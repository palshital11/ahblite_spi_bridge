==> flow/design.v <==
`timescale 1ns/1ps
module ahb_spi_bridge(
    input  wire        HCLK,
    input  wire        HRESETn,
    input  wire [31:0] HADDR,
    input  wire [1:0]  HTRANS,
    input  wire        HWRITE,
    input  wire [31:0] HWDATA,
    output reg  [31:0] HRDATA,
    output wire        HREADY,
    output wire        HRESP,
    output wire spi_sclk,
    output wire spi_mosi,
    input  wire spi_miso,
    output wire spi_cs,
    output reg  spi_dc,
    output reg  tft_reset
);
    wire valid     = HTRANS[1];
    wire ahb_write = valid && HWRITE;
    wire [3:0] addr = HADDR[5:2];
    wire [7:0] fifo_dout;
    wire fifo_empty, fifo_full;
    reg  fifo_rd_en;
    fifo_sc fifo_inst (
        .clk    (HCLK),
        .resetn (HRESETn),
        .din    (HWDATA[7:0]),
        .wr_en  (ahb_write && addr == 4'h0 && !fifo_full),
        .rd_en  (fifo_rd_en),
        .dout   (fifo_dout),
        .full   (fifo_full),
        .empty  (fifo_empty)
    );
    assign HREADY = ~fifo_full;
    assign HRESP  = 1'b0;
    reg  tx_start;
    wire tx_done;
    spi_master spi_inst (
        .clk      (HCLK),
        .resetn   (HRESETn),
        .tx_data  (fifo_dout),
        .tx_start (tx_start),
        .spi_sclk (spi_sclk),
        .spi_mosi (spi_mosi),
        .spi_miso (spi_miso),
        .spi_cs   (spi_cs),
        .tx_done  (tx_done)
    );
    localparam IDLE=0, POP=1, LAUNCH=2, WAIT=3;
    reg [1:0] state;
    reg [31:0] tx_count = 0;
    always @(posedge HCLK or negedge HRESETn)
        if (!HRESETn) begin
            state      <= IDLE;
            fifo_rd_en <= 0;
            tx_start   <= 0;
            tx_count   <= 0;
        end else begin
            fifo_rd_en <= 0;
            tx_start   <= 0;
            case (state)
                IDLE:
                    if (!fifo_empty)
                        state <= POP;
                POP: begin
                    fifo_rd_en <= 1;
                    state <= LAUNCH;
                end
                LAUNCH: begin
                    tx_start <= 1;
                    state <= WAIT;
                end
                WAIT:
                    if (tx_done) begin
                        tx_count <= tx_count + 1;
                        state <= IDLE;
                    end
            endcase
        end
    always @(posedge HCLK)
        if (ahb_write && addr == 4'h2)
            spi_dc <= HWDATA[0];
    always @(posedge HCLK or negedge HRESETn)
        if (!HRESETn)
            tft_reset <= 1'b1;      
        else if (ahb_write && addr == 4'h6)
            tft_reset <= HWDATA[0];
    reg [1:0] dbg_state;
    always @(posedge HCLK)
        dbg_state <= state;
    always @(*) begin
        case (addr)
            4'h2: HRDATA = {31'b0, spi_dc};                            
            4'h3: HRDATA = {29'b0, spi_dc, fifo_full, fifo_empty};     
            4'h4: HRDATA = tx_count;                                   
            4'h5: HRDATA = {30'b0, dbg_state};                         
            4'h6: HRDATA = {31'b0, tft_reset};                         
            default: HRDATA = 32'h0;
        endcase
    end
endmodule
`timescale 1ns/1ps
module fifo_sc #(
    parameter DATA_WIDTH = 8,
    parameter DEPTH = 16
)(
    input  wire                  clk,
    input  wire                  resetn,
    input  wire [DATA_WIDTH-1:0] din,
    input  wire                  wr_en,
    input  wire                  rd_en,
    output reg  [DATA_WIDTH-1:0] dout,
    output wire                  full,
    output wire                  empty
);
    localparam ADDR_BITS = $clog2(DEPTH);
    reg [DATA_WIDTH-1:0] mem [0:DEPTH-1];
    reg [ADDR_BITS:0] wptr = 0;
    reg [ADDR_BITS:0] rptr = 0;
    assign empty = (wptr == rptr);
    assign full  = (wptr[ADDR_BITS] != rptr[ADDR_BITS]) &&
                   (wptr[ADDR_BITS-1:0] == rptr[ADDR_BITS-1:0]);
    always @(posedge clk or negedge resetn)
        if (!resetn)
            wptr <= 0;
        else if (wr_en && !full) begin
            mem[wptr[ADDR_BITS-1:0]] <= din;
            wptr <= wptr + 1;
        end
    always @(posedge clk or negedge resetn)
        if (!resetn) begin
            rptr <= 0;
            dout <= 0;
        end else if (rd_en && !empty) begin
            dout <= mem[rptr[ADDR_BITS-1:0]];
            rptr <= rptr + 1;
        end
endmodule
`timescale 1ns/1ps
module axi4lite_to_ahb_bridge #(
    parameter ADDR_WIDTH = 32,
    parameter DATA_WIDTH = 32
)(
    input  wire                   ACLK,
    input  wire                   ARESETN,
    input  wire [ADDR_WIDTH-1:0]  AWADDR,
    input  wire                   AWVALID,
    output reg                    AWREADY,
    input  wire [DATA_WIDTH-1:0]  WDATA,
    input  wire [3:0]             WSTRB,
    input  wire                   WVALID,
    output reg                    WREADY,
    output reg [1:0]              BRESP,
    output reg                    BVALID,
    input  wire                   BREADY,
    input  wire [ADDR_WIDTH-1:0]  ARADDR,
    input  wire                   ARVALID,
    output reg                    ARREADY,
    output reg [DATA_WIDTH-1:0]   RDATA,
    output reg [1:0]              RRESP,
    output reg                    RVALID,
    input  wire                   RREADY,
    output reg [ADDR_WIDTH-1:0]   HADDR,
    output reg [1:0]              HTRANS,
    output reg                    HWRITE,
    output reg [2:0]              HSIZE,
    output reg [DATA_WIDTH-1:0]   HWDATA,
    input  wire [DATA_WIDTH-1:0]  HRDATA,
    input  wire                   HREADY,
    input  wire                   HRESP
);
    localparam TRN_IDLE   = 2'b00;
    localparam TRN_NONSEQ = 2'b10;
    localparam IDLE  = 3'd0,
               WADDR = 3'd1,
               WEXEC = 3'd2,
               WRESP = 3'd3,
               RADDR = 3'd4,
               REXEC = 3'd5;
    reg [2:0] state;
    reg aw_pending;
    reg w_pending;
    reg ar_pending;
    reg [ADDR_WIDTH-1:0] awbuf;
    reg [DATA_WIDTH-1:0] wbuf;
    reg [ADDR_WIDTH-1:0] arbuf;
    initial begin
        HSIZE = 3'b010;  
    end
    always @(posedge ACLK or negedge ARESETN) begin
        if (!ARESETN) begin
            AWREADY <= 0;
            WREADY  <= 0;
            ARREADY <= 0;
            BVALID  <= 0;
            BRESP   <= 2'b00;
            RVALID  <= 0;
            RRESP   <= 2'b00;
            RDATA   <= {DATA_WIDTH{1'b0}};
            HADDR   <= {ADDR_WIDTH{1'b0}};
            HWRITE  <= 1'b0;
            HTRANS  <= TRN_IDLE;
            HWDATA  <= {DATA_WIDTH{1'b0}};
            HSIZE   <= 3'b010;
            state <= IDLE;
            aw_pending <= 1'b0;
            w_pending  <= 1'b0;
            ar_pending <= 1'b0;
            awbuf <= {ADDR_WIDTH{1'b0}};
            wbuf  <= {DATA_WIDTH{1'b0}};
            arbuf <= {ADDR_WIDTH{1'b0}};
        end else begin
            AWREADY <= 0;
            WREADY  <= 0;
            ARREADY <= 0;
            if (BVALID && BREADY) BVALID <= 0;
            if (RVALID && RREADY) RVALID <= 0;
            case (state)
                IDLE: begin
                    HTRANS <= TRN_IDLE;
                    HWRITE <= 1'b0;
                    if (AWVALID && !aw_pending) begin
                        AWREADY <= 1;
                        aw_pending <= 1'b1;
                        awbuf <= AWADDR;
                    end
                    if (WVALID && !w_pending) begin
                        WREADY <= 1;
                        w_pending <= 1'b1;
                        wbuf <= WDATA;
                    end
                    if (aw_pending && w_pending) begin
                        HADDR <= awbuf;
                        HWRITE <= 1'b1;
                        HWDATA <= wbuf;
                        HTRANS <= TRN_NONSEQ;
                        state <= WEXEC;
                    end else if (AWVALID && !AWREADY && !aw_pending) begin
                    end
                    if (ARVALID && !ar_pending && !(aw_pending && w_pending)) begin
                        ARREADY <= 1;
                        ar_pending <= 1'b1;
                        arbuf <= ARADDR;
                        HADDR <= ARADDR;
                        HWRITE <= 1'b0;
                        HTRANS <= TRN_NONSEQ;
                        state <= REXEC;
                    end
                end
                WEXEC: begin
                    HTRANS <= TRN_NONSEQ;
                    HWRITE <= 1'b1;
                    HADDR  <= awbuf;
                    HWDATA <= wbuf;
                    HSIZE  <= 3'b010;
                    if (HREADY) begin
                        HTRANS <= TRN_IDLE;
                        BVALID <= 1'b1;
                        BRESP  <= 2'b00;  
                        aw_pending <= 1'b0;
                        w_pending <= 1'b0;
                        state <= WRESP;
                    end
                end
                WRESP: begin
                    HTRANS <= TRN_IDLE;
                    HWRITE <= 1'b0;
                    if (!BVALID) begin
                        state <= IDLE;
                    end else begin
                        if (BVALID && BREADY) begin
                            state <= IDLE;
                        end
                    end
                end
                REXEC: begin
                    HTRANS <= TRN_NONSEQ;
                    HWRITE <= 1'b0;
                    HADDR  <= arbuf;
                    HSIZE  <= 3'b010;
                    if (HREADY) begin
                        RDATA <= HRDATA;
                        RRESP <= 2'b00;
                        RVALID <= 1'b1;
                        ar_pending <= 1'b0;
                        HTRANS <= TRN_IDLE;
                        state <= RRESP;
                    end
                end
                RRESP: begin
                    HTRANS <= TRN_IDLE;
                    if (RVALID && RREADY) begin
                        RVALID <= 1'b0;
                        state <= IDLE;
                    end
                end
                default: state <= IDLE;
            endcase
        end
    end
endmodule
`timescale 1ns/1ps
module spi_master (
    input  wire        clk,         
    input  wire        resetn,
    input  wire [7:0]  tx_data,
    input  wire        tx_start,
    output reg         spi_sclk,
    output reg         spi_mosi,
    input  wire        spi_miso,
    output reg         spi_cs,
    output reg         tx_done
);
    reg [2:0] div_cnt;
    reg       clk_en;        
    always @(posedge clk or negedge resetn)
        if (!resetn) begin
            div_cnt <= 0;
            clk_en  <= 0;
        end else begin
            div_cnt <= div_cnt + 1;
            clk_en  <= (div_cnt == 3'd7);
        end
    reg [7:0] shreg;
    reg [2:0] bitcnt;
    reg       active;
    always @(posedge clk or negedge resetn) begin
        if (!resetn) begin
            active   <= 0;
            spi_cs   <= 1;
            spi_sclk <= 0;
            spi_mosi <= 0;
            tx_done  <= 0;
        end else begin
            tx_done <= 0;
            if (tx_start && !active) begin
                active   <= 1;
                spi_cs   <= 0;
                shreg    <= tx_data;
                bitcnt   <= 3'd7;
                spi_sclk <= 0;
                spi_mosi <= tx_data[7];
            end
            if (active && clk_en) begin
                spi_sclk <= ~spi_sclk;
                if (spi_sclk == 0) begin
                    spi_mosi <= shreg[7];
                end else begin
                    shreg <= {shreg[6:0], 1'b0};
                    if (bitcnt == 0) begin
                        active  <= 0;
                        spi_cs  <= 1;
                        tx_done <= 1;
                    end else begin
                        bitcnt <= bitcnt - 1;
                    end
                end
            end
        end
    end
endmodule
`timescale 1ns/1ps
module top_pynq (
    input  wire         ACLK,
    input  wire         ARESETN,
    input  wire [31:0]  AWADDR,
    input  wire         AWVALID,
    output wire         AWREADY,
    input  wire [31:0]  WDATA,
    input  wire [3:0]   WSTRB,
    input  wire         WVALID,
    output wire         WREADY,
    output wire [1:0]   BRESP,
    output wire         BVALID,
    input  wire         BREADY,
    input  wire [31:0]  ARADDR,
    input  wire         ARVALID,
    output wire         ARREADY,
    output wire [31:0]  RDATA,
    output wire [1:0]   RRESP,
    output wire         RVALID,
    input  wire         RREADY,
    output wire spi_sclk,
    output wire spi_mosi,
    input  wire spi_miso,
    output wire spi_cs,
    output wire spi_dc,
    output wire tft_reset
);
    wire [31:0] haddr;
    wire [1:0]  htrans;
    wire        hwrite;
    wire [31:0] hwdata;
    wire [31:0] hrdata;
    wire        hready;
    wire [1:0]  hresp;
    axi4lite_to_ahb_bridge u_axi2ahb (
        .ACLK    (ACLK),
        .ARESETN (ARESETN),
        .AWADDR  (AWADDR),
        .AWVALID (AWVALID),
        .AWREADY (AWREADY),
        .WDATA   (WDATA),
        .WSTRB   (WSTRB),
        .WVALID  (WVALID),
        .WREADY  (WREADY),
        .BRESP   (BRESP),
        .BVALID  (BVALID),
        .BREADY  (BREADY),
        .ARADDR  (ARADDR),
        .ARVALID (ARVALID),
        .ARREADY (ARREADY),
        .RDATA   (RDATA),
        .RRESP   (RRESP),
        .RVALID  (RVALID),
        .RREADY  (RREADY),
        .HADDR   (haddr),
        .HTRANS  (htrans),
        .HWRITE  (hwrite),
        .HWDATA  (hwdata),
        .HRDATA  (hrdata),
        .HREADY  (hready),
        .HRESP   (hresp)
    );
    ahb_spi_bridge u_spi (
        .HCLK      (ACLK),
        .HRESETn   (ARESETN),
        .HADDR     (haddr),
        .HTRANS    (htrans),
        .HWRITE    (hwrite),
        .HWDATA    (hwdata),
        .HRDATA    (hrdata),
        .HREADY    (hready),
        .HRESP     (hresp),
        .spi_sclk  (spi_sclk),
        .spi_mosi  (spi_mosi),
        .spi_miso  (spi_miso),
        .spi_cs    (spi_cs),
        .spi_dc    (spi_dc),
        .tft_reset (tft_reset)
    );
endmodule
Reports on top_pynq

What the tools print for top_pynq, step after step.
Lines are those of the file above, counted from 1.
Operators: Yosys type, input widths -> output width; for muxes data width and select width s.
Library cell names are shortened.
A cell with - has no value.

Top module: top_pynq
Clock: ACLK
Cell library: sky130hd
Library corner: tt_025C_1v80

Word level

Counts by Yosys on the flattened word-level netlist (proc, flatten, opt, wreduce). Print and check cells are left out. Cells with the same type and inputs are merged into one.

Flip-flop bits (word level): 286
Bits in latches: 0
Bits in writable memories: 0
ROM bits: 0
Clocked read ports x word width: 0
Memories kept: 0
Bits of input ports: 108

$add $sub $neg: 5
Multipliers: 0
Div/mod/pow operators: 0
Order comparisons: 0
Equal/unequal tests: 56
Shifts and indexed selects: 0
Muxes and demuxes: 70
Bitwise gates (word level): 2
Reduce/logical cells: 68

Operators with widths:

| operator              | count |
| $pmux 32 s5           | 1 |
| $pmux 8 s16           | 1 |
| $eq 4x4->1 const B    | 16 |
| $reduce_and 3->1      | 20 |
| $eq 4x3->1 const B    | 11 |
| $mux 1                | 37 |
| $add 32x1->32 const B | 1 |
| $mux 8                | 4 |
| $mux 3                | 10 |
| $eq 4x2->1 const B    | 6 |
| $pmux 6 s3            | 1 |
| $logic_and 1x1->1     | 17 |
| $pmux 8 s2            | 1 |
| $reduce_and 2->1      | 7 |
| $logic_not 4->1       | 3 |
| $pmux 3 s4            | 1 |
| $mux 6                | 2 |
| $add 5x1->5 const B   | 2 |
| $mux 2                | 5 |
| $ne 2x1->1 const B    | 4 |
| $ne 2x2->1 const B    | 4 |
| $eq 4x1->1 const B    | 2 |
| $pmux 2 s4            | 1 |
| $pmux 1 s2            | 4 |
| $logic_not 1->1       | 7 |
| $reduce_bool 2->1     | 3 |
| $eq 3x2->1 const B    | 2 |
| $eq 3x3->1 const B    | 2 |

Not listed: further kinds 21, cells in them 26.

Longest topological paths

Depth = most cells in a row (Yosys ltp): at word level without a register or memory, in the mapped netlist without a sequential cell, where the memories' decode and read muxes count.

Word-level depth: 6
ABC_AREA: 0
Gate-level depth with buffers: 9
Gate-level depth less buffers: 7

Mapped cells and area

Source: synth_stat.txt of the flow (Yosys; design flattened, memories mapped). It holds for the ABC_AREA given above (unset counts as 0); a run with the other value may have another netlist.
Totals and module areas in this step are rounded.

Standard cells after synthesis: 914
Mapped area: 0.0117 mm^2
Sequential part of the area: 0.00767 mm^2
Flip-flops: 279
Buffer cells: 47

Cell types:

| cell type | count | area in all (um^2) |
| edfxtp_1  | 140   | 4.2E+03 |
| dfrtp_1   | 135   | 3378.24 |
| nand2_1   | 117   | 439.171 |
| mux2_2    | 31    | 349.085 |
| o21ai_0   | 59    | 295.283 |
| xnor2_1   | 26    | 227.718 |
| ha_1      | 18    | 225.216 |
| nor2_1    | 54    | 202.694 |
| mux2i_1   | 20    | 200.192 |
| xor2_1    | 19    | 166.41 |
| a21oi_1   | 29    | 145.139 |
| a222oi_1  | 13    | 130.125 |
| nand3_1   | 23    | 115.11 |
| a22o_1    | 13    | 113.859 |
| buf_2     | 21    | 105.101 |
| inv_1     | 28    | 105.101 |
| a22oi_1   | 10    | 75.072 |
| buf_4     | 10    | 75.072 |

Not listed: further types 50, cells in them 148.
By module: a second synthesis without flattening, with its own total; a netlist apart from the flattened one above.

Cell total of the unflattened synthesis: 1298
Area (unflattened synthesis): 0.0175 mm^2

Each row is one instance without its submodules.

By module:

| module                 | instances | cells | area (mm^2) | seq. area (mm^2) |
| axi4lite_to_ahb_bridge | 1         | 602   | 0.00829     | 0.00513 |
| fifo_sc                | 1         | 396   | 0.00605     | 0.00429 |
| ahb_spi_bridge         | 1         | 221   | 0.00222     | 0.000997 |
| spi_master             | 1         | 79    | 0.000952    | 0.000557 |
| top_pynq               | 1         | 0     | 0           | 0 |

Worst setup path after synthesis

OpenSTA on the mapped netlist: ideal clock, no wires. The path of least setup slack (recovery checks aside). Input and output delay are each 20% of the period. Register names are those of the netlist, which keeps one name where synthesis merged equal registers.

Kind: register to register
Start point: reg u_spi.fifo_inst.rptr[4]
End point: reg u_spi.fifo_inst.mem[10][0]
Period: 2.85 ns
Setup time: 0.370 ns
Arrival: 1.803 ns
Required time: 2.480 ns
Setup slack: 0.677 ns
Delay of the path: 2.173 ns
Stages on the path: 5
Period reached after synthesis: 2.173 ns

"delay of the path" = arrival - input delay + setup time.
"stages on the path" counts driving pins, that of a launching flip-flop among them; a cell with two outputs on the path counts twice.
"period reached after synthesis" = period - worst setup slack (recovery checks aside). The figure is calculated, with input and output delays left at 20% of the set period.
Between the ends stands the longest chain of elaborated cells between them, by number of cells; it is not shown to be the way that was timed. Of several equally long chains one is given.
Each line given opens the expression or statement behind the cell; cells for indexed reads and writes are added by Yosys, which also makes memories of some case tables.
Where a signal picks the word or bit written, the line may be left out of the assigning lines.

Cells stage by stage: dfrtp_1 > xnor2_1 > o2111ai_4 > or3b_4 > nor2_1
Length of the longest elaborated chain: 6
Elaborated cells on any way between the ends: 6

RTL lines, path after synthesis:

| what               | RTL line | text |
| start: declaration | 120      | `reg [ADDR_BITS:0] rptr = 0;` |
| start: assignment  | 133      | `rptr <= 0;` |
| start: assignment  | 137      | `rptr <= rptr + 1;` |
| $ne 1x1->1         | 122      | `assign full  = (wptr[ADDR_BITS] != rptr[ADDR_BITS]) &&` |
| $logic_and 1x1->1  | 122      |  |
| $logic_not 1->1    | 29       | `.wr_en  (ahb_write && addr == 4'h0 && !fifo_full),` |
| $logic_and 1x1->1  | 29       |  |
| $logic_and 1x1->1  | 127      | `else if (wr_en && !full) begin` |
| $reduce_and 3->1   | -        |  |
| end: declaration   | 118      | `reg [DATA_WIDTH-1:0] mem [0:DEPTH-1];` |

Timing after layout

From the final timing report of stored run 1: the path of least setup slack in the routed layout; clock arrival at registers is part of the times.

Kind: register to register
Start point: reg u_spi.fifo_inst.rptr[1]
End point: reg u_spi.fifo_inst.mem[7][7]
Period: 1.36 ns
Setup time: 0.32 ns
Arrival: 2.28 ns
Required time: 1.56 ns
Setup slack: -0.72 ns
Stages on the path: 7

Between the ends stands the longest chain of elaborated cells between them, by number of cells; it is not shown to be the way that was timed. Of several equally long chains one is given.
Where a signal picks the word or bit written, the line may be left out of the assigning lines.

Cells stage by stage: dfrtp_2 > buf_6 > xnor2_4 > nand4_4 > o2111ai_4 > or3b_4 > nor2_4
Length of the longest elaborated chain: 6
Elaborated cells on any way between the ends: 6

RTL lines, path after layout:

| what               | RTL line | text |
| start: declaration | 120      | `reg [ADDR_BITS:0] rptr = 0;` |
| start: assignment  | 133      | `rptr <= 0;` |
| start: assignment  | 137      | `rptr <= rptr + 1;` |
| $eq 4x4->1         | 123      | `(wptr[ADDR_BITS-1:0] == rptr[ADDR_BITS-1:0]);` |
| $logic_and 1x1->1  | 122      | `assign full  = (wptr[ADDR_BITS] != rptr[ADDR_BITS]) &&` |
| $logic_not 1->1    | 29       | `.wr_en  (ahb_write && addr == 4'h0 && !fifo_full),` |
| $logic_and 1x1->1  | 29       |  |
| $logic_and 1x1->1  | 127      | `else if (wr_en && !full) begin` |
| $reduce_and 3->1   | -        |  |
| end: declaration   | 118      | `reg [DATA_WIDTH-1:0] mem [0:DEPTH-1];` |

Wiki page: top_pynq / flow data

Record of 2 stored runs of the RTL-to-layout flow on top_pynq, platform sky130hd. The runs are unordered. Constraints: input delay and output delay 20% of the set period each, output load 0.01 pF.
"achieved period" is the run's clock period less its worst setup slack. It is reckoned from that one timing run; input and output delays stay at 20% of the period that was set.
"time used up by the worst setup path": the worst setup path's part of the clock period (all of it between registers, 20% less for each end at a port) less its slack. A launch clock that arrives late makes it longer, a capture clock that arrives late makes it shorter.
"power consumption" rests on the timing tool's default activity at the inputs, not on a simulated workload.
The results are shown rounded.
Among the settings, n/a means not set for that run.

| setting or result                         | stored run 1         | stored run 2         |
| period_ns                                 | 1.36                 | 1.53                 |
| CORE_UTILIZATION                          | 57                   | 40                   |
| SETUP_SLACK_MARGIN                        | 0.16                 | n/a                  |
| HOLD_SLACK_MARGIN                         | 0.07                 | n/a                  |
| CORE_ASPECT_RATIO                         | 1.33                 | n/a                  |
| CORE_MARGIN                               | 2                    | 2                    |
| TNS_END_PERCENT                           | 20                   | n/a                  |
| GPL_TIMING_DRIVEN                         | 1                    | n/a                  |
| GPL_ROUTABILITY_DRIVEN                    | 1                    | n/a                  |
| SLEW_MARGIN                               | 15                   | 20                   |
| MAX_ROUTING_LAYER                         | met4                 | n/a                  |
| CAP_MARGIN                                | 20                   | 20                   |
| chip area in the Yosys report (mm^2)      | 0.0117               | 0.0117               |
| area inside the die boundary (mm^2)       | 0.0217               | 0.0306               |
| std-cell area (final layout) (mm^2)       | 0.0155               | 0.0162               |
| utilization of the finished layout        | 0.767                | 0.562                |
| setup slack of the critical path (ns)     | -0.722               | -0.520               |
| post-route setup TNS (ns)                 | -114                 | -81.3                |
| power consumption (uW)                    | 30500                | 28900                |
| achieved period (ns)                      | 2.082                | 2.050                |
| time used up by the worst setup path (ns) | 2.08                 | 2.05                 |
| critical path type                        | register to register | register to register |
